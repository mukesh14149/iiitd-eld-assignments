==> flow/design.v <==
`timescale 1ns / 1ps
module multiplier(product, a, b, multiplicant, multiplier, clk, start, busy);
output [3:0] a, b;			 
output [7:0] product;		 
output busy;					 
input [3:0] multiplicant, multiplier;
input clk, start;
reg Q_1;
reg [1:0] counter;				 
reg [3:0] A, Q, M;
wire [3:0] sum, difference;	
always @(posedge clk)
		begin
			if (start) begin   
				A <= 4'b0;
				Q <= multiplier;
				M <= multiplicant;
				Q_1 <= 1'b0;
				counter <= 4'b0;
			end
			else begin
					case ({Q[0], Q_1})
         					2'b0_1 :begin 
											   A <= {sum[3], sum[3:1]};
												Q <= {sum[0], Q[3:1]};
												Q_1 <= Q[0];
										 end
         					2'b1_0 : begin 
												A <= {difference[3], difference[3:1]};
												Q <= {difference[0], Q[3:1]};
												Q_1 <= Q[0];
											end
         					default: begin 
												A <= {A[3], A[3:1]};
												Q <= {A[0], Q[3:1]};
												Q_1 <= Q[0];
											end
      					endcase
					counter <= counter + 1'b1;
			end
		end
assign a = A;
assign b = Q ;
assign sum=A + M ;    
assign difference= A+ ~M + 1'b1;   
assign product = {A, Q};         
assign busy = (counter < 4);
initial 
  	begin 
    		$monitor($time,"prod=%b, A=%b, Q=%b, Q_1=%b, M=%d, sum=%d, difference=%d, busy==%b, multiplicant=%b, multiplier=%b, clk=%b, start=%b",
                      product, A, Q, Q_1, M, sum,difference, busy, multiplicant, multiplier, clk, start);
  	end
endmodule
* Reports on multiplier
Tool output for the design above, in the order of the flow. Line numbers count from 1 in the design file above. Operators carry their Yosys type and port widths (W data, S select, Z words). Cell names lack the library's common part. A cell with -- has no value.
Design: top multiplier, clock port clk, library sky130hd, timing corner tt_025C_1v80

* After elaboration
Counts by Yosys on the flattened word-level netlist (proc, flatten, opt, wreduce; memories kept). Register bits leave out memories and registers merged into their read ports (data or address). Print and check cells are left out. Cells with the same type and inputs are merged into one.
Bit counts: output and inout bits 17, register bits 15, input port bits 10
Operators by class: magnitude comparators 1, bitwise logic cells 1, multiplexer cells 3, add/subtract/negate cells 4, reductions and logical operators 1, eq/ne operators 2
Operators by type and width (number):
- $pmux W4 S2 | 2
- $add A4 B4 Y4 | 2
- $add A4 B1 Y4 const B | 1
- $not A4 Y4 | 1
- $mux W4 | 1
- $lt A2 B3 Y1 const B | 1
- $add A2 B1 Y2 const B | 1
- $eq A2 B1 Y1 const B | 1
- $eq A2 B2 Y1 const B | 1
- $reduce_bool A2 Y1 | 1

* Logic depth
Longest topological path by Yosys (ltp), each cell counted once; first at word level (registers and memories cut), then after technology mapping (sequential cells cut; the memories' decode and read muxes count).
Depth: word-level depth 5, ABC_AREA 0, depth in mapped cells 8, gate-level depth less buffers 8

* Mapped cells and area
Source: synth_stat.txt of the flow (Yosys; design flattened, memories mapped). It holds for the ABC_AREA given above (unset counts as 0); a run with the other value may have another netlist.
Synthesis totals: mapped cells 78, mapped flip-flops 13, buffers 11, chip area (Yosys) 0.0007833 sq mm
Cell types:
- dfxtp_1 | number 9, total area 180.173 sq um
- edfxtp_1 | number 4, total area 120.115 sq um
- ha_1 | number 8, total area 100.096 sq um
- buf_4 | number 9, total area 67.565 sq um
- inv_1 | number 13, total area 48.797 sq um
- fa_1 | number 2, total area 40.038 sq um
- mux2_2 | number 3, total area 33.782 sq um
- a21oi_1 | number 5, total area 25.024 sq um
- a221oi_1 | number 2, total area 17.517 sq um
- o31a_1 | number 2, total area 17.517 sq um
- a211oi_1 | number 2, total area 15.014 sq um
- a221oi_2 | number 1, total area 15.014 sq um
- nor2_1 | number 4, total area 15.014 sq um
- nand2b_1 | number 2, total area 12.512 sq um
- mux2i_1 | number 1, total area 10.01 sq um
- a311oi_1 | number 1, total area 8.758 sq um
- and3b_1 | number 1, total area 8.758 sq um
- xor2_1 | number 1, total area 8.758 sq um
Other cell types: 7; their cells: 8.

* Path before layout
OpenSTA on the mapped netlist: ideal clock, no wires. The path of least setup slack (recovery checks aside). Input and output delay are each 20% of the period. Register names are those of the netlist, which keeps one name where synthesis merged equal registers.
Timing post-synthesis: path type register to register, start register A[0], end register A[1], launch time at the first pin 0.000 ns, stages 8, library setup time 0.128 ns, path delay 1.635 ns, clock period 1.76 ns, required time 1.632 ns, buffers on the path 0, path slack 0.125 ns, arrival time 1.507 ns, period reached after synthesis 1.635 ns
"path delay" is the arrival time less input delay plus setup time. "stages": output pins that drive a net of the path, with the launching flip-flop's if there is one; two outputs of one cell count as two. "period reached after synthesis" = period - worst setup slack (recovery checks aside). The figure is calculated, with input and output delays left at 20% of the set period. Between the ends stands the longest chain of elaborated cells between them, by number of cells; it is not shown to be the way that was timed. Of several equally long chains one is given. Each line given opens the expression or statement behind the cell; cells for indexed reads and writes are added by Yosys, which also makes memories of some case tables. At most two assigning lines are given for a register; there are more.
On the way, post-synthesis: cells stage by stage dfxtp_1 -> ha_1 -> inv_1 -> fa_1 -> a221oi_1 -> a311oi_1 -> a21oi_1 -> nor2_1, length of the longest elaborated chain 3
Ends and longest elaborated chain, post-synthesis:
- start: declaration | line 10 | reg [3:0] A, Q, M;
- start: assignment | line 24 | A <= {sum[3], sum[3:1]};
- start: assignment | line 29 | A <= {difference[3], difference[3:1]};
- $add A4 B4 Y4 | line 45 | assign difference= A+ ~M + 1'b1;
- $add A4 B1 Y4 | line 45
- $pmux W4 S2 | line 22 | case ({Q[0], Q_1})
- end: assignment | line 24
- end: assignment | line 29
- end: declaration | line 10

* Worst path after layout
From the final timing report of flow run 1: the path of least setup slack in the routed layout; clock arrival at registers is part of the times.
Timing after layout: path type register to register, start register M[1], end register A[3], buffers on the path 1, required time 1.42 ns, library setup time 0.11 ns, launch time at the first pin 0.27 ns, stages 6, path slack -0.32 ns, clock period 1.26 ns, arrival time 1.74 ns
Between the ends stands the longest chain of elaborated cells between them, by number of cells; it is not shown to be the way that was timed. Of several equally long chains one is given. At most two assigning lines are given for a register; there are more.
On the way, after layout: cells stage by stage edfxtp_1 -> buf_4 -> ha_1 -> a221oi_2 -> mux2i_1 -> o31a_1, length of the longest elaborated chain 4
Ends and longest elaborated chain, after layout:
- start: declaration | line 10 | reg [3:0] A, Q, M;
- start: assignment | line 17 | M <= multiplicant;
- $not A4 Y4 | line 45 | assign difference= A+ ~M + 1'b1;
- $add A4 B4 Y4 | line 45
- $add A4 B1 Y4 | line 45
- $pmux W4 S2 | line 22 | case ({Q[0], Q_1})
- end: assignment | line 24 | A <= {sum[3], sum[3:1]};
- end: assignment | line 29 | A <= {difference[3], difference[3:1]};
- end: declaration | line 10

Add stored flow runs of multiplier

Settings and measured results of 2 stored flow runs for module multiplier (sky130hd), not sorted in any way. The constraints put input and output delay at 20% of the set period each and load the outputs with 0.01 pF.
By "period achieved" is meant the clock period of the run minus its worst setup slack. This is arithmetic on one report: input and output delays are still those of the set period (20% each).
"time of the worst setup path": the worst setup path's part of the clock period (all of it between registers, 20% less for each end at a port) less its slack. A launch clock that arrives late makes it longer, a capture clock that arrives late makes it shorter.
By "total power of the final layout" is meant OpenSTA's value without simulated activity: inputs other than the clock are taken to toggle once in ten clock periods, and the tool carries that through the logic.

[flow run 1] flow files
==> flow/run.sh <==
#!/bin/bash
# the make line also repeats the synthesis and layout settings of config.mk as NAME=value (left out here)
make -C /OpenROAD-flow-scripts/flow DESIGN_CONFIG=/design/flow/config.mk WORK_HOME=/design/flow/orfs CLKGATE_MAP_FILE= finish
==> flow/config.mk <==
export PLATFORM = sky130hd
export DESIGN_NAME = multiplier
export DESIGN_NICKNAME = multiplier
export VERILOG_FILES = /design/flow/design.v
export SDC_FILE = /design/flow/constraint.sdc
export NUM_CORES = 4
export LEC_CHECK = 0
export CAP_MARGIN = 20
export CORE_MARGIN = 2
export CORE_UTILIZATION = 40
export SLEW_MARGIN = 20
==> flow/constraint.sdc <==
create_clock -name core_clock -period 1.26 [get_ports {clk}]
set_input_delay 0.2520 -clock core_clock [delete_from_list [all_inputs] [get_ports {clk}]]
set_output_delay 0.2520 -clock core_clock [all_outputs]
set_load 0.01 [all_outputs]

[flow run 1] result: lowest hold slack 0.474 ns; die area 0.0023281 sq mm; lowest setup slack -0.320 ns; period achieved 1.580 ns; std-cell area (final layout) 0.0012274 sq mm; time of the worst setup path 1.58 ns; worst path kind register to register; final design utilization 64.5 %; total power of the final layout 1.453 mW; total negative setup slack -1.228 ns; area of the synthesized netlist 0.0007833 sq mm

[flow run 2] flow files
==> flow/run.sh <==
#!/bin/bash
# the make line also repeats the synthesis and layout settings of config.mk as NAME=value (left out here)
make -C /OpenROAD-flow-scripts/flow DESIGN_CONFIG=/design/flow/config.mk WORK_HOME=/design/flow/orfs CLKGATE_MAP_FILE= finish
==> flow/config.mk <==
export PLATFORM = sky130hd
export DESIGN_NAME = multiplier
export DESIGN_NICKNAME = multiplier
export VERILOG_FILES = /design/flow/design.v
export SDC_FILE = /design/flow/constraint.sdc
export NUM_CORES = 4
export LEC_CHECK = 0
export CAP_MARGIN = 5
export CORE_MARGIN = 2
export CORE_UTILIZATION = 37
export CTS_CLUSTER_SIZE = 57
export GPL_ROUTABILITY_DRIVEN = 1
export MAX_ROUTING_LAYER = met5
export SLEW_MARGIN = 40
export TNS_END_PERCENT = 10
==> flow/constraint.sdc <==
create_clock -name core_clock -period 1.59 [get_ports {clk}]
set_input_delay 0.3180 -clock core_clock [delete_from_list [all_inputs] [get_ports {clk}]]
set_output_delay 0.3180 -clock core_clock [all_outputs]
set_load 0.01 [all_outputs]

[flow run 2] result: lowest hold slack 0.503 ns; die area 0.002501 sq mm; lowest setup slack -0.062 ns; period achieved 1.652 ns; std-cell area (final layout) 0.0011198 sq mm; time of the worst setup path 1.65 ns; worst path kind register to register; final design utilization 56.5 %; total power of the final layout 1.079 mW; total negative setup slack -0.114 ns; area of the synthesized netlist 0.0007833 sq mm
